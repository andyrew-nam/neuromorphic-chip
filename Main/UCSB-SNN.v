==> flow/design.v <==
`timescale 1ns/1ns
module spike_neuron_model (clk, n_in1, n_in2, n_in3, w1, w2, w3, n_out);
  input wire clk;
  input wire [2:0] w1;
  input wire [2:0] w2;
  input wire [2:0] w3;
  input wire n_in1;
  input wire n_in2;
  input wire n_in3;
  output wire n_out;
  reg [4:0] V_rest = 6;
  reg [4:0] V_leak = 1;
  reg K_syn = 1;
  reg [4:0] V_thresh = 14;
  reg [4:0] V_i = 6;
  reg n_i_reg = 0;
  always @(posedge clk) begin
    n_i_reg <= 0;
    V_i <= V_i + K_syn * (w1 * n_in1 + w2 * n_in2 + w3 * n_in3) - V_leak;
    if (V_i >= V_thresh) begin
      V_i <= V_rest;
      n_i_reg <= 1;
    end
    if (V_i < V_rest) begin
      V_i <= V_rest;
    end
  end
  assign n_out = n_i_reg;
endmodule
module spiking_network (clk, n1, n2, n3, n7, n8);
  input wire clk;
  input wire n1;
  input wire n2;
  input wire n3;
  wire n4;
  wire n5;
  wire n6;
  output wire n7;
  output wire n8;
  reg [2:0] w14 = 3;
  reg [2:0] w15 = 1;
  reg [2:0] w16 = 4;
  reg [2:0] w24 = 3;
  reg [2:0] w25 = 2;
  reg [2:0] w26 = 3;
  reg [2:0] w34 = 2;
  reg [2:0] w35 = 3;
  reg [2:0] w36 = 4;
  reg [2:0] w47 = 3;
  reg [2:0] w48 = 2;
  reg [2:0] w57 = 2;
  reg [2:0] w58 = 4;
  reg [2:0] w67 = 3;
  reg [2:0] w68 = 2;
  spike_neuron_model neuron4 (
    .clk (clk),
    .n_in1 (n1),
    .n_in2 (n2),
    .n_in3 (n3),
    .w1 (w14),
    .w2 (w24),
    .w3 (w34),
    .n_out (n4)
  );
  spike_neuron_model neuron5 (
    .clk (clk),
    .n_in1 (n1),
    .n_in2 (n2),
    .n_in3 (n3),
    .w1 (w15),
    .w2 (w25),
    .w3 (w35),
    .n_out (n5)
  );
  spike_neuron_model neuron6 (
    .clk (clk),
    .n_in1 (n1),
    .n_in2 (n2),
    .n_in3 (n3),
    .w1 (w16),
    .w2 (w26),
    .w3 (w36),
    .n_out (n6)
  );
  spike_neuron_model neuron7 (
    .clk (clk),
    .n_in1 (n4),
    .n_in2 (n5),
    .n_in3 (n6),
    .w1 (w47),
    .w2 (w57),
    .w3 (w67),
    .n_out (n7)
  );
  spike_neuron_model neuron8 (
    .clk (clk),
    .n_in1 (n4),
    .n_in2 (n5),
    .n_in3 (n6),
    .w1 (w48),
    .w2 (w58),
    .w3 (w68),
    .n_out (n8)
  );
endmodule
Tool chain data of spiking_network
Tool output for the design above, in the order of the flow. Lines are those of the file above, counted from 1. Operators carry their Yosys type and port widths (W data, S select, Z words). Cell names lack the library's common part. Not given: -

Top: spiking_network. Clock port: clk. Standard-cell library: sky130hd. Corner: tt_025C_1v80.

Word-level counts
Yosys after proc, flatten, opt, wreduce and memory -nomap, before mapping. Enables and synchronous resets that opt folds into registers are not counted as muxes. Memory bits, and registers merged into a memory's read port (data or address), are not among the register bits. Print and check cells are not counted. Equal cells are merged and count once.

For register bits the number is 30. The entry for bits of input ports reads 4. For output and inout port bits the number is 2. The figure for word-level cells is 55.

Under add/sub/neg operators stands 20. The entry for multipliers reads 5. The entry for $lt $le $gt $ge reads 10. Under muxes and demuxes stands 5. Under reduce/logical cells stands 5.

Operator list (count): $add A5 B5 Y5 (8); $sub A5 B1 Y5 const B (5); $lt A5 B3 Y1 const B (5); $ge A5 B4 Y1 const B (5); $mul A2 B1 Y3 const A (5); $add A5 B2 Y5 (3); $reduce_or A2 Y1 (5); $add A3 B5 Y5 (1); $add A5 B3 Y5 (1); $mux W1 (5); $add A2 B3 Y4 (1); $add A1 B2 Y3 (1).

Longest topological paths
Yosys ltp: most cells in a row. Word level: on the elaborated netlist, between registers, memories and ports. Mapped: between sequential cells and ports; inverters and the memories' decode and read muxes count.

The entry for depth in word-level cells reads 5. ABC_AREA: 0. The figure for mapped depth is 11. Under depth with buffers taken out stands 11.

Synthesis result
The flow's flattened synthesis, as Yosys stat reports it; memories are mapped. The netlist is that of the ABC_AREA named above (0 if unset); the other value can give another one. The area totals of this step are shown rounded.

Under mapped cells stands 226. Chip area (Yosys): 2126 µm². The entry for sequential part of the area reads 600.6 µm². The entry for flip-flop cells reads 30. Buffer cells: 0.

Cells by type: ha_1 (count 50, total area 625.6 µm²); dfxtp_1 (count 30, total area 600.576 µm²); inv_1 (count 52, total area 195.187 µm²); fa_1 (count 9, total area 180.173 µm²); xnor2_1 (count 9, total area 78.826 µm²); and2_1 (count 11, total area 68.816 µm²); nand2_1 (count 15, total area 56.304 µm²); xor2_1 (count 6, total area 52.55 µm²); a21oi_1 (count 9, total area 45.043 µm²); a21o_1 (count 5, total area 37.536 µm²); nand2b_1 (count 6, total area 37.536 µm²); a21oi_2 (count 4, total area 35.034 µm²); nand3_1 (count 6, total area 30.029 µm²); nor2_1 (count 7, total area 26.275 µm²); a22oi_2 (count 1, total area 12.512 µm²); or2_2 (count 2, total area 12.512 µm²); a211o_1 (count 1, total area 8.758 µm²); o21ai_2 (count 1, total area 8.758 µm²).

Other cell types: 2; their cells: 2. The figures by module come from a second, unflattened synthesis with its own total; it is not the netlist above.

For cell total of the unflattened synthesis the number is 292. Under area (unflattened synthesis) stands 2716 µm².

Each row is one instance without its submodules.

By module: spike_neuron_model (times used 5, cells 58, area 541.8 µm², seq. area 120.1 µm²); spiking_network (times used 1, cells 2, area 7.5 µm², seq. area 0.0 µm²).

Worst setup path after synthesis
Source: OpenSTA report_checks on the synthesized netlist (no wires, ideal clock, input and output delay 20% of the period each), path of least setup slack; recovery checks are left aside. Register names are those of the netlist, which keeps one name where synthesis merged equal registers.

Path type: input -> register. Start point: in n1. End point: reg neuron4.V_i[4]. The figure for period is 2940 ps. For external input delay the number is 588 ps. The entry for library setup time reads 115 ps. The figure for launch time at the first pin is 588 ps. Arrival time: 2484 ps. For required time the number is 2825 ps. Slack: 341 ps. For delay of the path the number is 2011 ps. Stages on the path: 11. For buffers on the path the number is 0. The entry for period reached after synthesis reads 2599 ps.

"delay of the path" is the arrival time less input delay plus setup time. "stages on the path" counts driving pins, that of a launching flip-flop among them; a cell with two outputs on the path counts twice. "period reached after synthesis" = period - worst setup slack (recovery checks aside). The figure is calculated, with input and output delays left at 20% of the set period. Between the ends stands the longest chain of elaborated cells between them, by number of cells; it is not shown to be the way that was timed. Of several equally long chains one is given. Each line given opens the expression or statement behind the cell; cells for indexed reads and writes are added by Yosys, which also makes memories of some case tables. At most two assigning lines are given for a register; there are more.

Path through: inv_1 -> ha_1 -> fa_1 -> inv_1 -> ha_1 -> inv_1 -> fa_1 -> nand2b_1 -> a21oi_1 -> xnor2_1 -> and2_1. Cells in the longest elaborated chain: 5. The entry for elaborated cells on any way between the ends reads 5. For source lines of those cells the number is 1. Classes of those cells: add/sub: 4; mul: 1.

RTL lines, path post-synthesis: start: declaration (RTL line 32) `input wire n1;`; $mul A2 B1 Y3 (RTL line 19) `V_i <= V_i + K_syn * (w1 * n_in1 + w2 * n_in2 + w3 * n_in3) - V_leak;`; $add A5 B5 Y5 (RTL line 19); $add A5 B2 Y5 (RTL line 19); $add A5 B5 Y5 (RTL line 19); $sub A5 B1 Y5 (RTL line 19); end: assignment (RTL line 19); end: assignment (RTL line 21) `V_i <= V_rest;`; end: declaration (RTL line 15) `reg [4:0] V_i = 6;`.

Timing after layout
Path of least setup slack in the final report of entry B (OpenROAD, finished layout, wires in). Where an end is a register, its clock arrival counts in the times. The report prints the path's times to 10 ps; the period is as set.

Path type: input -> register. Start point: in n1. End point: reg neuron4.V_i[4]. The figure for period is 4460 ps. For external input delay the number is 890 ps. The entry for library setup time reads 100 ps. The figure for launch time at the first pin is 890 ps. Arrival time: 3540 ps. For required time the number is 4630 ps. Slack: 1090 ps. Stages on the path: 12. For buffers on the path the number is 1.

Between the ends stands the longest chain of elaborated cells between them, by number of cells; it is not shown to be the way that was timed. Of several equally long chains one is given. At most two assigning lines are given for a register; there are more.

Path through: clkdlybuf4s50_1 -> inv_1 -> ha_1 -> fa_1 -> inv_1 -> ha_1 -> inv_1 -> fa_1 -> nand2b_1 -> a21oi_1 -> xnor2_1 -> and2_1. Cells in the longest elaborated chain: 5. The entry for elaborated cells on any way between the ends reads 5. For source lines of those cells the number is 1. Classes of those cells: add/sub: 4; mul: 1.

RTL lines, path after layout: start: declaration (RTL line 32) `input wire n1;`; $mul A2 B1 Y3 (RTL line 19) `V_i <= V_i + K_syn * (w1 * n_in1 + w2 * n_in2 + w3 * n_in3) - V_leak;`; $add A5 B5 Y5 (RTL line 19); $add A5 B2 Y5 (RTL line 19); $add A5 B5 Y5 (RTL line 19); $sub A5 B1 Y5 (RTL line 19); end: assignment (RTL line 19); end: assignment (RTL line 21) `V_i <= V_rest;`; end: declaration (RTL line 15) `reg [4:0] V_i = 6;`.

Data sheet: physical implementation of spiking_network

Design spiking_network on sky130hd. What follows are 2 stored runs of the flow, each under its own settings; their order means nothing. The constraints put input and output delay at 20% of the set period each and load the outputs with 0.01 pF. "time on the worst setup path": the worst setup path's part of the clock period (all of it between registers, 20% less for each end at a port) less its slack. A launch clock that arrives late makes it longer, a capture clock that arrives late makes it shorter. "total design power" rests on the timing tool's default activity at the inputs, not on a simulated workload. "time on the worst setup path" is known to 10 ps. Values from the reports are rounded here.

Entry A has these settings: period_ns 2.49; CORE_UTILIZATION 49; SETUP_SLACK_MARGIN 0.45; PLACE_DENSITY_LB_ADDON 0.19; CORE_MARGIN 2; CELL_PAD_IN_SITES_GLOBAL_PLACEMENT 1; CELL_PAD_IN_SITES_DETAIL_PLACEMENT 2; GPL_TIMING_DRIVEN 0; GPL_ROUTABILITY_DRIVEN 0; MAX_ROUTING_LAYER met5; CAP_MARGIN 20; SLEW_MARGIN 20. Outcome: stopped before the end: clock tree synthesis reported DPL-0033.

Entry B has these settings: period_ns 4.46; CORE_UTILIZATION 16; PLACE_DENSITY_LB_ADDON 0.07; HOLD_SLACK_MARGIN -0.02; CORE_ASPECT_RATIO 0.91; GPL_TIMING_DRIVEN 1; GPL_ROUTABILITY_DRIVEN 1; CAP_MARGIN 20; CORE_MARGIN 2; SLEW_MARGIN 20. The Yosys chip area after synthesis stands at 2126 µm². The die size comes to 14220 µm². The measured standard-cell area of the final layout is 2525 µm². The worst setup slack after layout stands at 1093 ps. The total negative slack on setup checks reads 0 ps. The lowest hold slack is 478 ps. For the total design power the run shows 1.956 mW. The time on the worst setup path is 2480 ps. Kind of the worst setup path: input -> register.
